==> flow/design.v <==
module SPI_BaudRate_Generator (
    input wire clk,              
    input wire rst,              
    input wire [7:0] spibr,      
    input wire [31:0] bus_clock,  
    output reg [31:0] baud_rate  
);
    wire [2:0] sppr;  
    wire [2:0] spr;   
    reg [31:0] baud_rate_divisor;
    assign sppr = spibr[6:4];  
    assign spr  = spibr[2:0];  
    always @(posedge clk or posedge rst) begin
        if (rst) begin
            baud_rate_divisor <= 32'd2;  
            baud_rate <= 32'd0;  
        end
        else begin
            baud_rate_divisor <= (sppr + 1) * (2 ** (spr + 1));
            baud_rate <= bus_clock / baud_rate_divisor;
        end
    end
endmodule
## From RTL to reports: SPI_BaudRate_Generator

What the tools print for SPI_BaudRate_Generator, step after step.
Line numbers count from 1 in the design file above.
Operators carry their Yosys type and port widths (W data, S select, Z words).
The mark -- stands for no value.

| inputs | value |
|---|---|
| top | SPI_BaudRate_Generator |
| clock input | clk |
| standard-cell library | sky130hd |
| timing corner | tt_025C_1v80 |

## Word-level counts

Yosys after proc, flatten, opt, wreduce and memory -nomap, before mapping. Enables and synchronous resets that opt folds into registers are not counted as muxes. Memory bits, and registers merged into a memory's read port (data or address), are not among the register bits. Print and check cells are not counted. Equal cells are merged and count once.

| operators by class | value |
|---|---|
| $add $sub $neg | 2 |
| $mul | 1 |
| divide/modulo/power cells | 1 |
| $lt $le $gt $ge | 0 |
| eq/ne operators | 0 |
| shift-type cells | 1 |
| mux-type cells | 0 |
| bitwise operators | 0 |
| reduce/logical cells | 0 |

Operators by type and width:

| operator | count |
|---|---|
| $div A32 B32 Y32 | 1 |
| $mul A4 B32 Y32 | 1 |
| $shl A1 B4 Y32 const A | 1 |
| $add A3 B1 Y4 const B | 2 |

| word-level totals | value |
|---|---|
| bits in registers | 64 |
| latch bits | 0 |
| bits in writable memories | 0 |
| memory bits (read-only) | 0 |
| word width x clocked read ports | 0 |
| memories | 0 |
| bits of input ports | 42 |
| output and inout port bits | 32 |
| cells after elaboration | 7 |

## Longest topological paths

Depth = most cells in a row (Yosys ltp): at word level without a register or memory, in the mapped netlist without a sequential cell, where the memories' decode and read muxes count.

| depth | value |
|---|---|
| depth in word-level cells | 3 |
| ABC_AREA | 0 |
| depth in mapped cells | 438 |
| gate-level depth less buffers | 403 |

## Mapped cells and area

Yosys stat after the flow's synthesis: flattened, memories mapped to cells. It holds for the ABC_AREA given above (unset counts as 0); a run with the other value may have another netlist.
The area totals of this step are shown rounded.

Cells by type:

| type | count | area in all (um2) |
|---|---|---|
| sky130_fd_sc_hd__ha_1 | 488 | 6.11E+03 |
| sky130_fd_sc_hd__a21oi_1 | 312 | 1.56E+03 |
| sky130_fd_sc_hd__xnor2_1 | 166 | 1.45E+03 |
| sky130_fd_sc_hd__nor2_1 | 386 | 1,448.89 |
| sky130_fd_sc_hd__mux2_2 | 127 | 1.43E+03 |
| sky130_fd_sc_hd__dfrtp_1 | 52 | 1.3E+03 |
| sky130_fd_sc_hd__nand2_1 | 340 | 1.28E+03 |
| sky130_fd_sc_hd__o21a_1 | 135 | 1.01E+03 |
| sky130_fd_sc_hd__xor2_1 | 107 | 937.149 |
| sky130_fd_sc_hd__a21o_1 | 119 | 893.357 |
| sky130_fd_sc_hd__o21ai_0 | 177 | 885.85 |
| sky130_fd_sc_hd__nor3_1 | 171 | 855.821 |
| sky130_fd_sc_hd__o31ai_1 | 81 | 608.083 |
| sky130_fd_sc_hd__inv_1 | 160 | 600.576 |
| sky130_fd_sc_hd__nand3_1 | 115 | 575.552 |
| sky130_fd_sc_hd__fa_1 | 28 | 560.538 |
| sky130_fd_sc_hd__nand2b_1 | 60 | 375.36 |
| sky130_fd_sc_hd__mux2i_1 | 32 | 320.307 |

Not listed: further types 103, cells in them 858.

| mapped netlist | value |
|---|---|
| standard cells after synthesis | 3,914 |
| mapped area | 28,600 um2 |
| sequential area | 1,330 um2 |
| flip-flops | 53 |
| buffers | 106 |

## Worst setup path after synthesis

Path of least setup slack by OpenSTA after synthesis, without wires, with an ideal clock, recovery checks aside; 20% of the period is set as input and as output delay. Where synthesis merged equal registers, the netlist keeps one of their names.

| path after synthesis | value |
|---|---|
| kind | input to register |
| from | in bus_clock[31] |
| to | reg baud_rate[0] |
| clock period | 101.0 ns |
| input delay | 20.200 ns |
| library setup time | 0.144 ns |
| launch time at the first pin | 20.200 ns |
| arrival | 100.060 ns |
| required time | 100.856 ns |
| path slack | 0.796 ns |
| delay of the path | 80.004 ns |
| stages on the path | 401 |
| buffers on the path | 43 |
| synthesis period reached | 100.204 ns |

"delay of the path" is the arrival time less input delay plus setup time.
"stages on the path" counts driving pins, that of a launching flip-flop among them; a cell with two outputs on the path counts twice.
"synthesis period reached" = period - worst setup slack (recovery checks aside). The figure is calculated, with input and output delays left at 20% of the set period.
Between the ends stands the longest chain of elaborated cells between them, by number of cells; it is not shown to be the way that was timed. Of several equally long chains one is given.
Each line given opens the expression or statement behind the cell; cells for indexed reads and writes are added by Yosys, which also makes memories of some case tables.

| on the way, after synthesis | value |
|---|---|
| cell sequence | sky130_fd_sc_hd__ha_1 > sky130_fd_sc_hd__a31oi_1 > sky130_fd_sc_hd__a21oi_1 > sky130_fd_sc_hd__ha_1 > sky130_fd_sc_hd__o21a_1 > sky130_fd_sc_hd__o211ai_1 > sky130_fd_sc_hd__o2111ai_1 > sky130_fd_sc_hd__nand2_1 > sky130_fd_sc_hd__a41o_1 > sky130_fd_sc_hd__ha_1 > sky130_fd_sc_hd__o211ai_1 > sky130_fd_sc_hd__a21oi_1 > sky130_fd_sc_hd__nand3_1 > sky130_fd_sc_hd__inv_1 > sky130_fd_sc_hd__a21oi_1 > sky130_fd_sc_hd__a21o_1 > sky130_fd_sc_hd__ha_1 > sky130_fd_sc_hd__o21ai_0 > (+365 left out) > sky130_fd_sc_hd__nand2b_1 > sky130_fd_sc_hd__a21oi_1 > sky130_fd_sc_hd__nor2b_1 > sky130_fd_sc_hd__o21ai_0 > sky130_fd_sc_hd__nand2b_1 > sky130_fd_sc_hd__a21o_1 > sky130_fd_sc_hd__a21o_1 > sky130_fd_sc_hd__a21o_1 > sky130_fd_sc_hd__a21o_1 > sky130_fd_sc_hd__a21oi_1 > sky130_fd_sc_hd__nor2b_1 > sky130_fd_sc_hd__o21ai_0 > sky130_fd_sc_hd__nand2b_1 > sky130_fd_sc_hd__a21oi_1 > sky130_fd_sc_hd__nand4_1 > sky130_fd_sc_hd__a211o_1 > sky130_fd_sc_hd__a221oi_1 > sky130_fd_sc_hd__o2111ai_1 |
| cells in the longest elaborated chain | 1 |
| elaborated cells on any way between the ends | 1 |
| source lines of those cells | 1 |
| those cells by class | div: 1 |

RTL lines, path after synthesis:

| what | line | text |
|---|---|---|
| from (decl) | 5 | `input wire [31:0] bus_clock,` |
| $div A32 B32 Y32 | 20 | `baud_rate <= bus_clock / baud_rate_divisor;` |
| to (assign) | 16 | `baud_rate <= 32'd0;` |
| to (assign) | 20 |  |
| to (decl) | 6 | `output reg [31:0] baud_rate` |

## Path in the finished layout

From the final timing report of run 1: the path of least setup slack in the routed layout; clock arrival at registers is part of the times.

| path post-layout | value |
|---|---|
| kind | input to register |
| from | in bus_clock[31] |
| to | reg baud_rate[0] |
| clock period | 126.0 ns |
| input delay | 25.20 ns |
| library setup time | 0.14 ns |
| launch time at the first pin | 25.20 ns |
| arrival | 121.08 ns |
| required time | 126.22 ns |
| path slack | 5.14 ns |
| stages on the path | 382 |
| buffers on the path | 15 |

Between the ends stands the longest chain of elaborated cells between them, by number of cells; it is not shown to be the way that was timed. Of several equally long chains one is given.

| on the way, post-layout | value |
|---|---|
| cell sequence | sky130_fd_sc_hd__clkdlybuf4s50_1 > sky130_fd_sc_hd__ha_1 > sky130_fd_sc_hd__a31oi_1 > sky130_fd_sc_hd__a21oi_1 > sky130_fd_sc_hd__ha_1 > sky130_fd_sc_hd__o21a_1 > sky130_fd_sc_hd__o211ai_1 > sky130_fd_sc_hd__o2111ai_1 > sky130_fd_sc_hd__nand2_1 > sky130_fd_sc_hd__a41o_1 > sky130_fd_sc_hd__ha_1 > sky130_fd_sc_hd__o211ai_1 > sky130_fd_sc_hd__a21oi_1 > sky130_fd_sc_hd__nand3_1 > sky130_fd_sc_hd__inv_1 > sky130_fd_sc_hd__a21oi_1 > sky130_fd_sc_hd__a21o_1 > sky130_fd_sc_hd__ha_1 > (+346 left out) > sky130_fd_sc_hd__nand2b_1 > sky130_fd_sc_hd__a21oi_1 > sky130_fd_sc_hd__nor2b_1 > sky130_fd_sc_hd__o21ai_0 > sky130_fd_sc_hd__nand2b_1 > sky130_fd_sc_hd__a21o_1 > sky130_fd_sc_hd__a21o_1 > sky130_fd_sc_hd__a21o_1 > sky130_fd_sc_hd__a21o_1 > sky130_fd_sc_hd__a21oi_1 > sky130_fd_sc_hd__nor2b_1 > sky130_fd_sc_hd__o21ai_0 > sky130_fd_sc_hd__nand2b_1 > sky130_fd_sc_hd__a21oi_1 > sky130_fd_sc_hd__nand4_1 > sky130_fd_sc_hd__a211o_1 > sky130_fd_sc_hd__a221oi_1 > sky130_fd_sc_hd__o2111ai_1 |
| cells in the longest elaborated chain | 1 |
| elaborated cells on any way between the ends | 1 |
| source lines of those cells | 1 |
| those cells by class | div: 1 |

RTL lines, path post-layout:

| what | line | text |
|---|---|---|
| from (decl) | 5 | `input wire [31:0] bus_clock,` |
| $div A32 B32 Y32 | 20 | `baud_rate <= bus_clock / baud_rate_divisor;` |
| to (assign) | 16 | `baud_rate <= 32'd0;` |
| to (assign) | 20 |  |
| to (decl) | 6 | `output reg [31:0] baud_rate` |

Top module SPI_BaudRate_Generator; platform sky130hd; tools Yosys and OpenROAD; 2 stored runs in no particular order. Input and output delays are each 20% of the period that was set; the output load is 0.01 pF.
"period achieved" is the run's clock period less its worst setup slack. It is reckoned from that one timing run; input and output delays stay at 20% of the period that was set.
By "critical setup path time" is meant the share of the clock period that the worst setup path is allowed (20% is reserved at inputs, 20% at outputs), minus its slack. Clock arrival times at its registers enter into it.
The measured numbers are rounded.
A setting shown as - is not set for that run.

| stored run | period_ns | CORE_UTILIZATION | PLACE_DENSITY_LB_ADDON | CORE_MARGIN | CELL_PAD_IN_SITES_DETAIL_PLACEMENT | TNS_END_PERCENT | ABC_AREA | GPL_ROUTABILITY_DRIVEN | CTS_CLUSTER_SIZE | MAX_ROUTING_LAYER | CAP_MARGIN | SLEW_MARGIN | synthesized cell area (um2) | overall die area (um2) | std-cell area (final layout) (um2) | utilization after layout | worst slack on setup checks (ns) | setup total negative slack (ns) | worst hold slack (ns) | period achieved (ns) | critical setup path time (ns) | type of the worst setup path |
|---|---|---|---|---|---|---|---|---|---|---|---|---|---|---|---|---|---|---|---|---|---|---|
| run 1 | 126.0 | 31 | 0.17 | 7 | 2 | 20 | 0 | 1 | 79 | met5 | 20 | 20 | 28,600 | 101,000 | 31,100 | 0.34 | 5.14 | 0.000 | 0.781 | 120.856 | 95.66 | input to register |
| run 2 | 102.0 | 17 | - | 2 | - | - | - | - | - | - | 20 | 20 | 28,600 | 172,000 | 37,800 | 0.226 | 4.65 | 0.000 | 0.732 | 97.352 | 76.95 | input to register |
